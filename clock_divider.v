==> flow/design.v <==
`timescale 1ns / 1ps
module clock_divider(
	input	wire	clk,
	input	wire	rst,
	input wire [31:0] period,  
	input wire [31:0] width,  
	output reg clk_div	 
    );
reg [31:0]	count;
always @(posedge clk, posedge rst)
if (rst == 1'b1)
begin
	count <= 32'b0;
	clk_div <= 1'b0;
end 
else if (count >= period -1)
begin
	count <= 32'b0;
	clk_div <= 1'b1;
end
else 
begin
	count <= count +1;
	if (count >= width-1)
		clk_div <= 1'b0;
end
endmodule
# Tool chain data of clock_divider
# What the tools print for clock_divider, step after step.
# Lines are those of the file above, counted from 1.
# Operators carry their Yosys type and port widths (W data, S select, Z words).
# Library cell names are shortened.
# Not given: -
# inputs
top_module	clock_divider
clk_port	clk
lib	sky130hd
lib_corner	tt_025C_1v80

# After elaboration
# Yosys after proc, flatten, opt, wreduce and memory -nomap, before mapping. Memory bits, and registers merged into a memory's read port (data or address), are not among the register bits. Print and check cells are not counted. Equal cells are merged and count once.
# op_classes
addsub	3
n_mul	0
div_mod_pow	0
compare	2
equal	0
shift	0
n_mux	3
bitwise	0
n_reduce_logical	1
# ops
op	n
$sub A32 B1 Y32 const B	2
$ge A32 B32 Y1	2
$add A32 B1 Y32 const B	1
$mux W32	1
$reduce_bool A2 Y1	1
$mux W1	2
# word_totals
regBits	33
latch_bits	0
ram_bits	0
mem_bits_ro	0
clocked_rd_ports_x_width	0
n_memories	0
inputBits	66
out_inout_bits	1
wordCells	11

# Depth
# Longest topological path by Yosys (ltp), each cell counted once; first at word level (registers and memories cut), then after technology mapping (sequential cells cut; the memories' decode and read muxes count).
# depth
depth_word	4
ABC_AREA	0
depth_mapped	15
mapped_depth_nobuf	14

# Netlist
# The flow's flattened synthesis, as Yosys stat reports it; memories are mapped. The netlist is that of the ABC_AREA named above (0 if unset); the other value can give another one.
# The area totals of this step are shown rounded.
# by_type
cell_type	n	area_total_um2
ha_1	67	838.304
dfrtp_1	33	825.792
xnor2_1	47	411.645
xor2_1	42	367.853
nor2_1	68	255.245
nand2_1	42	157.651
a21oi_1	23	115.11
nand3_1	20	100.096
nor3_1	19	95.091
nand4_1	14	87.584
nor4_1	14	87.584
o21ai_0	9	45.043
a21o_1	5	37.536
inv_1	10	37.536
nand3b_1	5	37.536
and4_1	4	35.034
and3_1	4	25.024
nor4_2	2	25.024
# Not listed: further types 29, cells in them 46.
# synth_totals
mapped_cells	474
mapped_area_mm2	0.003968
seq_area_mm2	0.0008258
flip_flops	33
n_buf	4

# Path before layout
# Source: OpenSTA report_checks on the synthesized netlist (no wires, ideal clock, input and output delay 20% of the period each), path of least setup slack; recovery checks are left aside. Register names are those of the netlist, which keeps one name where synthesis merged equal registers.
# synth_timing
kind	input port to flip-flop
start	input period[14]
end	register count[11]
period_ps	4770
in_delay_ps	954
setup_ps	72
t_first_pin_ps	954
arrival_time_ps	3730
required_ps	4698
path_slack_ps	968
path_delay_ps	2848
driving_pins	12
path_buffers	1
period_less_setup_slack_ps	3802
# "path_delay_ps" = arrival - input delay + setup time.
# "driving_pins" counts driving pins, that of a launching flip-flop among them; a cell with two outputs on the path counts twice.
# "period_less_setup_slack_ps" is the clock period less the worst setup slack; recovery checks do not enter. This is arithmetic on one report: input and output delays are still those of the set period (20% each).
# The rows between start and end are the longest chain of elaborated cells between them; the timing report does not say that the signal goes this way. Where chains are equally long, one stands for them.
# A line is the first line of the expression or statement that the cell stems from. Yosys adds cells for indexed reads and writes and turns some case tables into memories.
# At most two assigning lines are given for a register; there are more.
# synth_between
path_cell_list	nor4_1 -> and4bb_2 -> nand2_1 -> nor4_1 -> xnor2_1 -> ha_1 -> and4_1 -> a221o_1 -> a2111oi_0 -> o21ai_1 -> buf_2 -> nor2_1
elab_chain_len	3
cells_between	3
cone_lines	1
cone_classes	1 x add/sub; 1 x compare; 1 x mux
# synth_rtl
item	line_no	text
start, declared	5	input wire [31:0] period,
$sub A32 B1 Y32	16	else if (count >= period -1)
$ge A32 B32 Y1	16
$mux W32	16
end, assigned	18	count <= 32'b0;
end, assigned	23	count <= count +1;
end, declared	9	reg [31:0] count;

# Worst path after layout
# From the final timing report of run 1: the path of least setup slack in the routed layout; clock arrival at registers is part of the times.
# The path's times are printed in steps of 10 ps; the period is the one set.
# layout_timing
kind	input port to flip-flop
start	input period[7]
end	register count[28]
period_ps	5800
in_delay_ps	1160
setup_ps	70
t_first_pin_ps	1160
arrival_time_ps	5020
required_ps	6010
path_slack_ps	990
driving_pins	14
path_buffers	3
# The rows between start and end are the longest chain of elaborated cells between them; the timing report does not say that the signal goes this way. Where chains are equally long, one stands for them.
# At most two assigning lines are given for a register; there are more.
# layout_between
path_cell_list	clkdlybuf4s50_1 -> nor4_1 -> and4b_1 -> buf_2 -> nand2_1 -> nor2_2 -> xnor2_1 -> ha_1 -> and4_1 -> a221o_1 -> a2111oi_0 -> o21ai_1 -> buf_2 -> nor2_1
elab_chain_len	3
cells_between	3
cone_lines	1
cone_classes	1 x add/sub; 1 x compare; 1 x mux
# layout_rtl
item	line_no	text
start, declared	5	input wire [31:0] period,
$sub A32 B1 Y32	16	else if (count >= period -1)
$ge A32 B32 Y1	16
$mux W32	16
end, assigned	18	count <= 32'b0;
end, assigned	23	count <= count +1;
end, declared	9	reg [31:0] count;

Subject: clock_divider on sky130hd, stored results

Hello all,

Module clock_divider, platform sky130hd: 2 stored runs of the flow (Yosys, OpenROAD) with differing settings, in no particular order. Input and output delays are each 20% of the period that was set; the output load is 0.01 pF.
By "period_less_ws_ps" is meant the clock period of the run minus its worst setup slack. This is arithmetic on one report: input and output delays are still those of the set period (20% each).
"worstPathTime_ps" = time allowed to the worst setup path (clock period - input delay - output delay, where it has them) - its slack; a late launch clock adds to it, a late capture clock takes from it.
"final_power_uw": no workload was simulated; the value follows from the tool's default switching activity.
"worstPathTime_ps" is known to 10 ps.
Results are given in rounded form.

Run 1, flow files:
==> flow/run.sh <==
#!/bin/bash
# the make line also repeats the synthesis and layout settings of config.mk as NAME=value (left out here)
make -C /OpenROAD-flow-scripts/flow DESIGN_CONFIG=/design/flow/config.mk WORK_HOME=/design/flow/orfs CLKGATE_MAP_FILE= finish
==> flow/config.mk <==
export PLATFORM = sky130hd
export DESIGN_NAME = clock_divider
export DESIGN_NICKNAME = clock_divider
export VERILOG_FILES = /design/flow/design.v
export SDC_FILE = /design/flow/constraint.sdc
export NUM_CORES = 4
export LEC_CHECK = 0
export ABC_AREA = 0
export CAP_MARGIN = 35
export CORE_MARGIN = 2
export CORE_UTILIZATION = 44
export GPL_ROUTABILITY_DRIVEN = 1
export GPL_TIMING_DRIVEN = 0
export MAX_ROUTING_LAYER = met5
export SETUP_SLACK_MARGIN = -0.52
export SLEW_MARGIN = 5
export TNS_END_PERCENT = 55
==> flow/constraint.sdc <==
create_clock -name core_clock -period 5.8 [get_ports {clk}]
set_input_delay 1.1600 -clock core_clock [delete_from_list [all_inputs] [get_ports {clk}]]
set_output_delay 1.1600 -clock core_clock [all_outputs]
set_load 0.01 [all_outputs]

==> results of run 1, as CSV <==
result,value
post_synth_area_mm2,0.003968
setupTns_ps,0
timing.hold.ws_ps,510
final_setup_ws_ps,993
final_stdcell_area_mm2,0.004873
fin_util_pct,55.9
worstPathTime_ps,3650
worst_path_kind,"input port to flip-flop"
period_less_ws_ps,4807
die_area_mm2,0.009793
final_power_uw,533.1

Run 2, flow files:
==> flow/run.sh <==
#!/bin/bash
# the make line also repeats the synthesis and layout settings of config.mk as NAME=value (left out here)
make -C /OpenROAD-flow-scripts/flow DESIGN_CONFIG=/design/flow/config.mk WORK_HOME=/design/flow/orfs CLKGATE_MAP_FILE= finish
==> flow/config.mk <==
export PLATFORM = sky130hd
export DESIGN_NAME = clock_divider
export DESIGN_NICKNAME = clock_divider
export VERILOG_FILES = /design/flow/design.v
export SDC_FILE = /design/flow/constraint.sdc
export NUM_CORES = 4
export LEC_CHECK = 0
export CAP_MARGIN = 20
export CORE_MARGIN = 2
export CORE_UTILIZATION = 66
export SLEW_MARGIN = 20
==> flow/constraint.sdc <==
create_clock -name core_clock -period 3.63 [get_ports {clk}]
set_input_delay 0.7260 -clock core_clock [delete_from_list [all_inputs] [get_ports {clk}]]
set_output_delay 0.7260 -clock core_clock [all_outputs]
set_load 0.01 [all_outputs]

Run 2: not finished: clock tree synthesis ended with error DPL-0033

Thanks
